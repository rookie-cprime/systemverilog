==> flow/design.v <==
module fetch(clk,rst,state,pc,npc,rd,taddr,br_taken);
input clk,rst,br_taken;
input [15:0] taddr;
input [3:0] state;
output [15:0] pc,npc;
output rd;
wire [15:0] n_addr,updata_addr,up_pc;
reg	 [15:0]	pc_reg;
wire		output_en	;
assign	npc = pc_reg + 1;
assign  n_addr = (br_taken)?taddr:npc;
assign	updata_addr = (state == 0)?n_addr:pc_reg;
assign	up_pc		=	(rst)?'h3000:updata_addr;
assign	output_en	=	(state != 7 && state != 8 && state != 9)?1'b1:1'b0;
assign	pc = (output_en)?pc_reg:'dz;
assign	rd = (output_en)?1'b1:1'bz	;
always	@(posedge clk)begin
		pc_reg	<=	up_pc	;
end
endmodule
### From RTL to reports: fetch

Tool output for the design above, in the order of the flow.
Lines are those of the file above, counted from 1.
Operators carry their Yosys type and port widths (W data, S select, Z words).
Library cell names are shortened.
A cell with -- has no value.

| design | value |
|---|---|
| design top | fetch |
| clock input | clk |
| library | sky130hd |
| timing corner | tt_025C_1v80 |

### Word level

Yosys after proc, flatten, opt, wreduce and memory -nomap, before mapping. Enables and synchronous resets that opt folds into registers are not counted as muxes. Memory bits, and registers merged into a memory's read port (data or address), are not among the register bits. Print and check cells are not counted. Equal cells are merged and count once.

| cells by class | value |
|---|---|
| add/subtract/negate cells | 1 |
| equal/unequal tests | 3 |
| mux-type cells | 4 |
| reductions and logical operators | 3 |

Operators with widths:

| cell | number |
|---|---|
| $mux W16 | 2 |
| $add A16 B1 Y16 const B | 1 |
| $ne A4 B4 Y1 const B | 2 |
| $ne A4 B3 Y1 const B | 1 |
| $logic_not A4 Y1 | 1 |
| $logic_and A1 B1 Y1 | 2 |
| $mux W1 | 2 |

| word-level totals | value |
|---|---|
| register bits after elaboration | 16 |
| bits of input ports | 23 |
| output and inout port bits | 33 |
| cells after elaboration | 12 |

### Longest topological paths

Depth = most cells in a row (Yosys ltp): at word level without a register or memory, in the mapped netlist without a sequential cell, where the memories' decode and read muxes count.

| logic depth | value |
|---|---|
| depth in word-level cells | 5 |
| ABC_AREA | 0 |
| depth in mapped cells | 6 |
| gate-level depth less buffers | 5 |

### After synthesis

Source: synth_stat.txt of the flow (Yosys; design flattened, memories mapped). It holds for the ABC_AREA given above (unset counts as 0); a run with the other value may have another netlist.

Cell types:

| cell | number | total area (µm²) |
|---|---|---|
| dfxtp_1 | 16 | 320.307 |
| xor2_1 | 8 | 70.067 |
| nor3_1 | 13 | 65.062 |
| nand2_1 | 17 | 63.811 |
| a31oi_1 | 9 | 56.304 |
| nand3_1 | 11 | 55.053 |
| xnor2_1 | 6 | 52.55 |
| mux2i_1 | 4 | 40.038 |
| o21ai_0 | 8 | 40.038 |
| nor2_1 | 10 | 37.536 |
| clkbuf_1 | 9 | 33.782 |
| a32o_1 | 3 | 30.029 |
| inv_1 | 7 | 26.275 |
| o41ai_1 | 3 | 26.275 |
| buf_2 | 5 | 25.024 |
| nor4_2 | 2 | 25.024 |
| a21oi_1 | 4 | 20.019 |
| nand4_1 | 3 | 18.768 |

Not listed: further types 19, cells in them 26.

| mapped netlist | value |
|---|---|
| cells in the netlist | 164 |
| cell area after synthesis | 1208.7 µm² |
| area of sequential cells | 320.3 µm² |
| flip-flops | 16 |
| buffer cells | 15 |

### Timing after synthesis

OpenSTA on the mapped netlist: ideal clock, no wires. The path of least setup slack (recovery checks aside). Input and output delay are each 20% of the period. Register names are those of the netlist, which keeps one name where synthesis merged equal registers.

| timing after synthesis | value |
|---|---|
| kind | register to output |
| start point | register pc_reg[0] |
| end point | output npc[14] |
| period | 2040 ps |
| output delay | 408 ps |
| launch time at the first pin | 0 ps |
| arrival time | 1519 ps |
| data required time | 1632 ps |
| setup slack | 113 ps |
| path delay | 1519 ps |
| stages | 6 |
| path buffers | 0 |
| synthesis period reached | 1927 ps |

"path delay" = arrival - input delay + setup time.
At an output port there is no setup time.
"stages": output pins that drive a net of the path, with the launching flip-flop's if there is one; two outputs of one cell count as two.
"synthesis period reached" is the clock period less the worst setup slack; recovery checks do not enter. This is arithmetic on one report: input and output delays are still those of the set period (20% each).
Between the ends stands the longest chain of elaborated cells between them, by number of cells; it is not shown to be the way that was timed. Of several equally long chains one is given.
Each line given opens the expression or statement behind the cell; cells for indexed reads and writes are added by Yosys, which also makes memories of some case tables.

| between the ends, after synthesis | value |
|---|---|
| path through | dfxtp_1 > ha_1 > nand3_1 > nor2_1 > nand2_1 > xnor2_1 |
| length of the longest elaborated chain | 1 |
| elaborated cells on any way between the ends | 1 |
| RTL lines with such cells | 1 |
| those cells by class | add/sub: 1 |

Ends and longest elaborated chain, after synthesis:

| element | RTL line | source |
|---|---|---|
| start, declared | 8 | `reg [15:0] pc_reg;` |
| start, assigned | 18 | `pc_reg <= up_pc ;` |
| $add A16 B1 Y16 | 10 | `assign npc = pc_reg + 1;` |
| end, declared | 5 | `output [15:0] pc,npc;` |

### Worst path after layout

From the final timing report of flow run A: the path of least setup slack in the routed layout; clock arrival at registers is part of the times.
The path's times are printed in steps of 10 ps; the period is the one set.

| timing post-layout | value |
|---|---|
| kind | register to output |
| start point | register pc_reg[5] |
| end point | output npc[7] |
| period | 1280 ps |
| output delay | 260 ps |
| launch time at the first pin | 260 ps |
| arrival time | 1640 ps |
| data required time | 1020 ps |
| setup slack | -610 ps |
| stages | 7 |
| path buffers | 3 |

Between the ends stands the longest chain of elaborated cells between them, by number of cells; it is not shown to be the way that was timed. Of several equally long chains one is given.

| between the ends, post-layout | value |
|---|---|
| path through | dfxtp_2 > nand4_4 > buf_4 > buf_6 > nor2_4 > xor2_1 > buf_2 |
| length of the longest elaborated chain | 1 |
| elaborated cells on any way between the ends | 1 |
| RTL lines with such cells | 1 |
| those cells by class | add/sub: 1 |

Ends and longest elaborated chain, post-layout:

| element | RTL line | source |
|---|---|---|
| start, declared | 8 | `reg [15:0] pc_reg;` |
| start, assigned | 18 | `pc_reg <= up_pc ;` |
| $add A16 B1 Y16 | 10 | `assign npc = pc_reg + 1;` |
| end, declared | 5 | `output [15:0] pc,npc;` |

Memo
Re: implementation data of fetch

Module fetch, platform sky130hd: 2 stored runs of the flow (Yosys, OpenROAD) with differing settings, in no particular order. Input and output delays are each 20% of the period that was set; the output load is 0.01 pF.
"reached clock period" means the clock period less the worst setup slack. The figure is calculated, with input and output delays left at 20% of the set period.
"critical setup path time": the worst setup path's part of the clock period (all of it between registers, 20% less for each end at a port) less its slack. A launch clock that arrives late makes it longer, a capture clock that arrives late makes it shorter.
By "power consumption" is meant OpenSTA's value without simulated activity: inputs other than the clock are taken to toggle once in ten clock periods, and the tool carries that through the logic.
"critical setup path time" is known to 10 ps.

## Flow run A

==> flow/run.sh <==
#!/bin/bash
# the make line also repeats the synthesis and layout settings of config.mk as NAME=value (left out here)
make -C /OpenROAD-flow-scripts/flow DESIGN_CONFIG=/design/flow/config.mk WORK_HOME=/design/flow/orfs CLKGATE_MAP_FILE= finish
==> flow/config.mk <==
export PLATFORM = sky130hd
export DESIGN_NAME = fetch
export DESIGN_NICKNAME = fetch
export VERILOG_FILES = /design/flow/design.v
export SDC_FILE = /design/flow/constraint.sdc
export NUM_CORES = 4
export LEC_CHECK = 0
export CAP_MARGIN = 20
export CELL_PAD_IN_SITES_DETAIL_PLACEMENT = 0
export CELL_PAD_IN_SITES_GLOBAL_PLACEMENT = 1
export CORE_ASPECT_RATIO = 0.72
export CORE_MARGIN = 6
export CORE_UTILIZATION = 29
export MIN_ROUTING_LAYER = met2
export PLACE_DENSITY_LB_ADDON = 0.08
export SLEW_MARGIN = 40
==> flow/constraint.sdc <==
create_clock -name core_clock -period 1.28 [get_ports {clk}]
set_input_delay 0.2560 -clock core_clock [delete_from_list [all_inputs] [get_ports {clk}]]
set_output_delay 0.2560 -clock core_clock [all_outputs]
set_load 0.01 [all_outputs]

| result of flow run A | value |
|---|---|
| worst-case hold slack | 430 ps |
| sum of negative setup slack | -10886 ps |
| power consumption | 1.380 mW |
| critical setup path time | 1640 ps |
| class of the worst setup path | register to output |
| synthesized cell area | 1208.7 µm² |
| standard-cell area of the final layout | 2939.1 µm² |
| reached clock period | 1892 ps |
| final design utilization | 75.4 % |
| worst setup slack after layout | -612 ps |
| die size | 5882.0 µm² |

## Flow run B

==> flow/run.sh <==
#!/bin/bash
# the make line also repeats the synthesis and layout settings of config.mk as NAME=value (left out here)
make -C /OpenROAD-flow-scripts/flow DESIGN_CONFIG=/design/flow/config.mk WORK_HOME=/design/flow/orfs CLKGATE_MAP_FILE= finish
==> flow/config.mk <==
export PLATFORM = sky130hd
export DESIGN_NAME = fetch
export DESIGN_NICKNAME = fetch
export VERILOG_FILES = /design/flow/design.v
export SDC_FILE = /design/flow/constraint.sdc
export NUM_CORES = 4
export LEC_CHECK = 0
export CAP_MARGIN = 5
export CELL_PAD_IN_SITES_DETAIL_PLACEMENT = 2
export CORE_MARGIN = 5
export CORE_UTILIZATION = 26
export CTS_CLUSTER_SIZE = 55
export GPL_TIMING_DRIVEN = 0
export PLACE_DENSITY_LB_ADDON = 0.06
export SLEW_MARGIN = 5
export TNS_END_PERCENT = 100
==> flow/constraint.sdc <==
create_clock -name core_clock -period 2.66 [get_ports {clk}]
set_input_delay 0.5320 -clock core_clock [delete_from_list [all_inputs] [get_ports {clk}]]
set_output_delay 0.5320 -clock core_clock [all_outputs]
set_load 0.01 [all_outputs]

| result of flow run B | value |
|---|---|
| worst-case hold slack | 532 ps |
| sum of negative setup slack | 0 ps |
| power consumption | 0.5690 mW |
| critical setup path time | 2070 ps |
| class of the worst setup path | register to output |
| synthesized cell area | 1208.7 µm² |
| standard-cell area of the final layout | 1989.4 µm² |
| reached clock period | 2602 ps |
| final design utilization | 44.8 % |
| worst setup slack after layout | 58 ps |
| die size | 6112.1 µm² |
